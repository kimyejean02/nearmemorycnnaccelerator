==> flow/design.v <==
module linear_layer_with_mem #(
    parameter DATA_WIDTH    = 8,
    parameter W_WIDTH       = 8,
    parameter ACC_WIDTH     = 32,
    parameter ADDR_WIDTH    = 8,
    parameter DATABUS_WIDTH = 32,
    parameter N = 8,
    parameter M = 8
)(
    input  wire clk,
    input  wire rst,
    input  wire start,
    input  wire [ADDR_WIDTH-1:0] activ_base,
    input  wire [ADDR_WIDTH-1:0] weight_base,
    input  wire [ADDR_WIDTH-1:0] bias_base,
    input  wire [ADDR_WIDTH-1:0] output_base,
    output reg mem_w,
    output reg mem_sel,
    output reg done,
    output reg out_valid,
    inout  wire [ADDR_WIDTH-1:0]    address_bus,
    inout  wire [DATABUS_WIDTH-1:0] data_bus,
    input  wire                     ready
);
    integer i, j;
    reg signed [DATA_WIDTH-1:0] activations [0:N-1];
    reg signed [W_WIDTH-1:0]    weights     [0:M-1][0:N-1];
    reg signed [ACC_WIDTH-1:0]  bias        [0:M-1];
    reg signed [ACC_WIDTH-1:0]  acc;
    typedef enum logic [2:0] {
        IDLE,
        LOAD_ACTIV,
        LOAD_WEIGHTS,
        LOAD_BIAS,
        COMPUTE,
        WRITE_OUT,
        NEXT,
        FINISH
    } state_t;
    state_t state;
    reg [ADDR_WIDTH-1:0] address;
    assign address_bus = mem_sel ? address : {ADDR_WIDTH{1'bZ}};
    reg [DATABUS_WIDTH-1:0] data;
    assign data_bus = (mem_sel && mem_w) ? data : {DATABUS_WIDTH{1'bZ}};
    reg stall;  
    always @(posedge clk or posedge rst) begin
        if (rst) begin
            state <= IDLE;
            i <= 0; j <= 0;
            mem_w <= 0; mem_sel <= 0;
            done <= 0; out_valid <= 0;
            acc <= 0;
            address <= 0; data <= 0;
            stall <= 0;
        end else begin
            if (stall) begin
                mem_sel <= 0;
                mem_w   <= 0;
                stall   <= 0;
            end else begin
                case(state)
                IDLE: begin
                    done <= 0;
                    out_valid <= 0;
                    mem_sel <= 0;
                    mem_w   <= 0;
                    if (start) begin
                        i <= 0;
                        address <= activ_base;
                        state <= LOAD_ACTIV;
                    end
                end
                LOAD_ACTIV: begin
                    mem_sel <= 1;
                    mem_w   <= 0;
                    if (ready) begin
                        activations[i] <= data_bus[DATA_WIDTH-1:0];
                        i <= i + 1;
                        address <= address + 1;
                        mem_sel <= 0;
                        stall <= 1;  
                        if (i == N-1) begin
                            i <= 0; j <= 0;
                            address <= weight_base;
                            state <= LOAD_WEIGHTS;
                        end
                    end
                end
                LOAD_WEIGHTS: begin
                    mem_sel <= 1;
                    mem_w   <= 0;
                    if (ready) begin
                        weights[i][j] <= data_bus[W_WIDTH-1:0];
                        j <= j + 1;
                        address <= address + 1;
                        mem_sel <= 0;
                        stall <= 1;
                        if (i == M-1 && j == N-1) begin
                            i <= 0; j <= 0;
                            address <= bias_base;
                            state <= LOAD_BIAS;
                        end else if (j == N-1) begin
                            j <= 0; i <= i + 1;
                        end
                    end
                end
                LOAD_BIAS: begin
                    mem_sel <= 1;
                    mem_w   <= 0;
                    if (ready) begin
                        bias[i] <= data_bus[ACC_WIDTH-1:0];
                        i <= i + 1;
                        address <= address + 1;
                        mem_sel <= 0;
                        stall <= 1;
                        if (i == M-1) begin
                            i <= 0; j <= 0;
                            acc <= bias[0];
                            state <= COMPUTE;
                        end
                    end
                end
                COMPUTE: begin
                    acc <= acc + activations[j] * weights[i][j];
                    if (j == N-1) begin
                        data <= {{(DATABUS_WIDTH-ACC_WIDTH){1'b0}}, acc};
                        address <= output_base + i;
                        state <= WRITE_OUT;
                        j <= 0;
                    end else begin
                        j <= j + 1;
                    end
                end
                WRITE_OUT: begin
                    mem_sel <= 1;
                    mem_w   <= 1;
                    if (ready) begin
                        mem_sel <= 0;
                        mem_w   <= 0;
                        stall   <= 1;
                        out_valid <= 1;
                        state <= NEXT;
                    end
                end
                NEXT: begin
                    out_valid <= 0;
                    if (i == M-1) begin
                        state <= FINISH;
                    end else begin
                        i <= i + 1;
                        acc <= bias[i+1];
                        state <= COMPUTE;
                    end
                end
                FINISH: begin
                    done <= 1;
                end
                endcase
            end
        end
    end
endmodule
==> Step by step through the tools: linear_layer_with_mem <==
The steps from the RTL of linear_layer_with_mem to its reports follow in flow order.
Lines are those of the file above, counted from 1.
Operators carry their Yosys type and port widths (W data, S select, Z words).
Cell names lack the library's common part.
{ "design": {"top": "linear_layer_with_mem", "clk_port": "clk", "library": "sky130hd", "pvt_corner": "tt_025C_1v80"} }

==> After elaboration <==
Counts by Yosys on the flattened word-level netlist (proc, flatten, opt, wreduce). Print and check cells are left out. Cells with the same type and inputs are merged into one.
{ "bits": {"output_inout_bits": 44, "reg_bits": 976, "inputBits": 36} }
{ "op_classes": {"n_addsub": 6, "n_mul": 1, "n_logic": 2, "n_mux": 57, "reduce_and_logical": 108, "n_eq": 106} }
{ "op_table": {"columns": ["operator", "n"], "rows": [
  ["$pmux W8 S64", 1],
  ["$mux W32", 16],
  ["$reduce_and A5 Y1", 82],
  ["$pmux W32 S8", 1],
  ["$eq A6 B6 Y1 const B", 32],
  ["$pmux W32 S3", 2],
  ["$mul A8 B8 Y16", 1],
  ["$pmux W32 S4", 1],
  ["$eq A6 B5 Y1 const B", 16],
  ["$mux W8", 12],
  ["$add A32 B2 Y32 const B", 2],
  ["$eq A32 B4 Y1 const B", 2],
  ["$pmux W8 S8", 1],
  ["$eq A3 B3 Y1 const B", 16],
  ["$eq A6 B4 Y1 const B", 8],
  ["$pmux W8 S5", 1],
  ["$add A32 B16 Y32", 1],
  ["$mux W3", 9],
  ["$eq A3 B2 Y1 const B", 8],
  ["$eq A6 B3 Y1 const B", 4],
  ["$pmux W3 S7", 1],
  ["$ne A2 B2 Y1 const B", 10],
  ["$reduce_and A7 Y1", 2],
  ["$eq A3 B1 Y1 const B", 4],
  ["$logic_not A3 Y1", 4],
  ["$eq A6 B2 Y1 const B", 2],
  ["$reduce_and A11 Y1", 1],
  ["$reduce_bool A5 Y1", 2]
]} }
Other operator kinds: 21; their cells: 38.

==> Logic depth <==
Yosys ltp: most cells in a row. Word level: on the elaborated netlist, between registers, memories and ports. Mapped: between sequential cells and ports; inverters and the memories' decode and read muxes count.
{ "logic_depth": {"depth_word": 8, "abc_area": 1, "ltp_mapped": 40, "ltp_nobuf": 39} }

==> Synthesis result <==
Source: synth_stat.txt of the flow (Yosys; design flattened, memories mapped). It holds for the ABC_AREA given above (unset counts as 0); a run with the other value may have another netlist.
{ "synth_totals": {"yosys_area_um2": 48579.1, "seqArea_um2": 28713.8, "ff_cells": 981, "cells": 4600} }
{ "by_type": {"columns": ["type", "n", "type_area_um2"], "rows": [
  ["edfxtp_1", 832, 2.5E+04],
  ["dfrtp_1", 148, 3.7E+03],
  ["nand2_1", 973, 3.65E+03],
  ["fa_1", 139, 2.78E+03],
  ["nand4_1", 404, 2.53E+03],
  ["nand3_1", 363, 1.82E+03],
  ["inv_1", 392, 1.47E+03],
  ["nor2_1", 361, 1355.05],
  ["ha_1", 91, 1.14E+03],
  ["o21ai_0", 179, 895.859],
  ["nor3_1", 104, 520.499],
  ["a21oi_1", 90, 450.432],
  ["buf_2", 88, 440.422],
  ["xor2_1", 45, 394.128],
  ["clkbuf_1", 103, 386.621],
  ["nor4_1", 45, 281.52],
  ["a22o_1", 18, 157.651],
  ["a221oi_1", 15, 131.376]
]} }
Not listed: further types 35, cells in them 210.

==> Timing after synthesis <==
Path of least setup slack by OpenSTA after synthesis, without wires, with an ideal clock, recovery checks aside; 20% of the period is set as input and as output delay. Where synthesis merged equal registers, the netlist keeps one of their names.
{ "synth_timing": {"path_type": "in2reg", "from": "in rst", "to": "reg bias[0][0]", "arrival_time_ns": 10.193, "delay_ns": 6.714, "driving_pins": 3, "setup_time_ns": 0.461, "path_buffers": 0, "launch_ns": 3.940, "in_delay_ns": 3.940, "path_slack_ns": 9.046, "tclk_ns": 19.7, "period_less_setup_slack_ns": 10.654} }
"delay_ns" is the arrival time less input delay plus setup time.
"driving_pins": output pins that drive a net of the path, with the launching flip-flop's if there is one; two outputs of one cell count as two.
"period_less_setup_slack_ns" = period - worst setup slack (recovery checks aside). The figure is calculated, with input and output delays left at 20% of the set period.
The rows between start and end are the longest chain of elaborated cells between them; the timing report does not say that the signal goes this way. Where chains are equally long, one stands for them.
A line is the first line of the expression or statement that the cell stems from. Yosys adds cells for indexed reads and writes and turns some case tables into memories.
Lines with a computed index may be missing from the assigning lines.
{ "synth_between": {"cell_sequence": "inv_1 -> nand3_1 -> nor3_1", "elab_chain_cells": 2, "cone_cells": 2, "cone_classes": "logic: 1; reduce/logical: 1"} }
{ "synth_lines": {"columns": ["item", "line_no", "rtl"], "rows": [
  ["start, declared", 11, "input  wire rst,"],
  ["$not A1 Y1", null, null],
  ["$reduce_and A5 Y1", null, null],
  ["end, declared", 28, "reg signed [ACC_WIDTH-1:0]  bias        [0:M-1];"]
]} }

==> Path in the finished layout <==
From the final timing report of flow run A: the path of least setup slack in the routed layout; clock arrival at registers is part of the times.
{ "layout_timing": {"path_type": "reg2reg", "from": "reg i[1]", "to": "reg acc[23]", "path_buffers": 3, "tclk_ns": 16.2, "launch_ns": 0.71, "path_slack_ns": 6.13, "arrival_time_ns": 10.69, "driving_pins": 31, "setup_time_ns": 0.09} }
The rows between start and end are the longest chain of elaborated cells between them; the timing report does not say that the signal goes this way. Where chains are equally long, one stands for them.
At most two assigning lines are given for a register; there are more.
{ "layout_between": {"cell_sequence": "dfrtp_1 -> inv_1 -> fa_1 -> buf_2 -> buf_1 -> clkbuf_1 -> nand4_1 -> nand4_1 -> nor2_1 -> nand2_1 -> nor2_1 -> nand3_2 -> nand2_1 -> nor2_1 -> fa_2 -> fa_2 -> inv_1 -> fa_1 -> inv_1 -> fa_1 -> ha_1 -> ha_1 -> nand2_1 -> inv_1 -> nand2_1 -> nor2_1 -> nand4_1 -> nand3_1 -> or2_2 -> nand3_1 -> a22oi_1", "elab_chain_cells": 8, "cone_cells": 88, "cone_classes": "add/sub: 3; mul: 1; eq/ne: 73; mux: 8; reduce/logical: 3"} }
{ "layout_lines": {"columns": ["item", "line_no", "rtl"], "rows": [
  ["start, declared", 25, "integer i, j;"],
  ["start, assigned", 78, "i <= i + 1;"],
  ["start, assigned", 112, "i <= i + 1;"],
  ["$add A6 B6 Y6", 124, "acc <= acc + activations[j] * weights[i][j];"],
  ["$eq A6 B6 Y1", 124, null],
  ["$pmux W8 S64", 124, null],
  ["$mux W8", 61, "case(state)"],
  ["$mux W8", 56, "if (stall) begin"],
  ["$mul A8 B8 Y16", 124, null],
  ["$add A32 B16 Y32", 124, null],
  ["$pmux W32 S3", 61, null],
  ["end, assigned", 118, "acc <= bias[0];"],
  ["end, assigned", 124, null],
  ["end, declared", 29, "reg signed [ACC_WIDTH-1:0]  acc;"]
]} }

Hand-over note for linear_layer_with_mem

Stored flow runs of linear_layer_with_mem (2 of them; Yosys, OpenROAD, sky130hd). They differ in their settings and are not a sequence. Constraints: input delay and output delay 20% of the set period each, output load 0.01 pF.
"achieved_period_ns" is the run's clock period less its worst setup slack. It is reckoned from that one timing run; input and output delays stay at 20% of the period that was set.
"critical_path_time_ns" means the part of the period allowed to the worst setup path (the constraints hold back 20% at inputs and 20% at outputs) less its slack; where the path has registers, the arrival times of their clocks count too.
[
  {
    "run": "flow run A",
    "settings": { "period_ns": 16.2, "CORE_UTILIZATION": 34, "PLACE_DENSITY_LB_ADDON": 0.1, "CORE_ASPECT_RATIO": 0.55, "CORE_MARGIN": 6, "TNS_END_PERCENT": 75, "ABC_AREA": 1, "GPL_TIMING_DRIVEN": 0, "CTS_CLUSTER_SIZE": 98, "SLEW_MARGIN": 30, "CAP_MARGIN": 20 },
    "results": { "yosys.chip_area_um2": 48579.1, "die_um2": 152504.0, "layout_stdcell_area_um2": 56210.2, "post_route_util_frac": 0.398, "setup_ws_ns": 6.126, "fin_tns_ns": 0.000, "worst_hold_slack_ns": 0.460, "achieved_period_ns": 10.074, "critical_path_time_ns": 10.07, "path_kind": "reg2reg" }
  },
  {
    "run": "flow run B",
    "settings": { "period_ns": 6.65, "CAP_MARGIN": 20, "CORE_MARGIN": 2, "CORE_UTILIZATION": 40, "SLEW_MARGIN": 20 },
    "results": { "yosys.chip_area_um2": 44448.9, "die_um2": 113805.0, "layout_stdcell_area_um2": 54669.9, "post_route_util_frac": 0.495, "setup_ws_ns": -1.456, "fin_tns_ns": -28.457, "worst_hold_slack_ns": 0.479, "achieved_period_ns": 8.106, "critical_path_time_ns": 8.11, "path_kind": "reg2reg" }
  }
]

End of note.
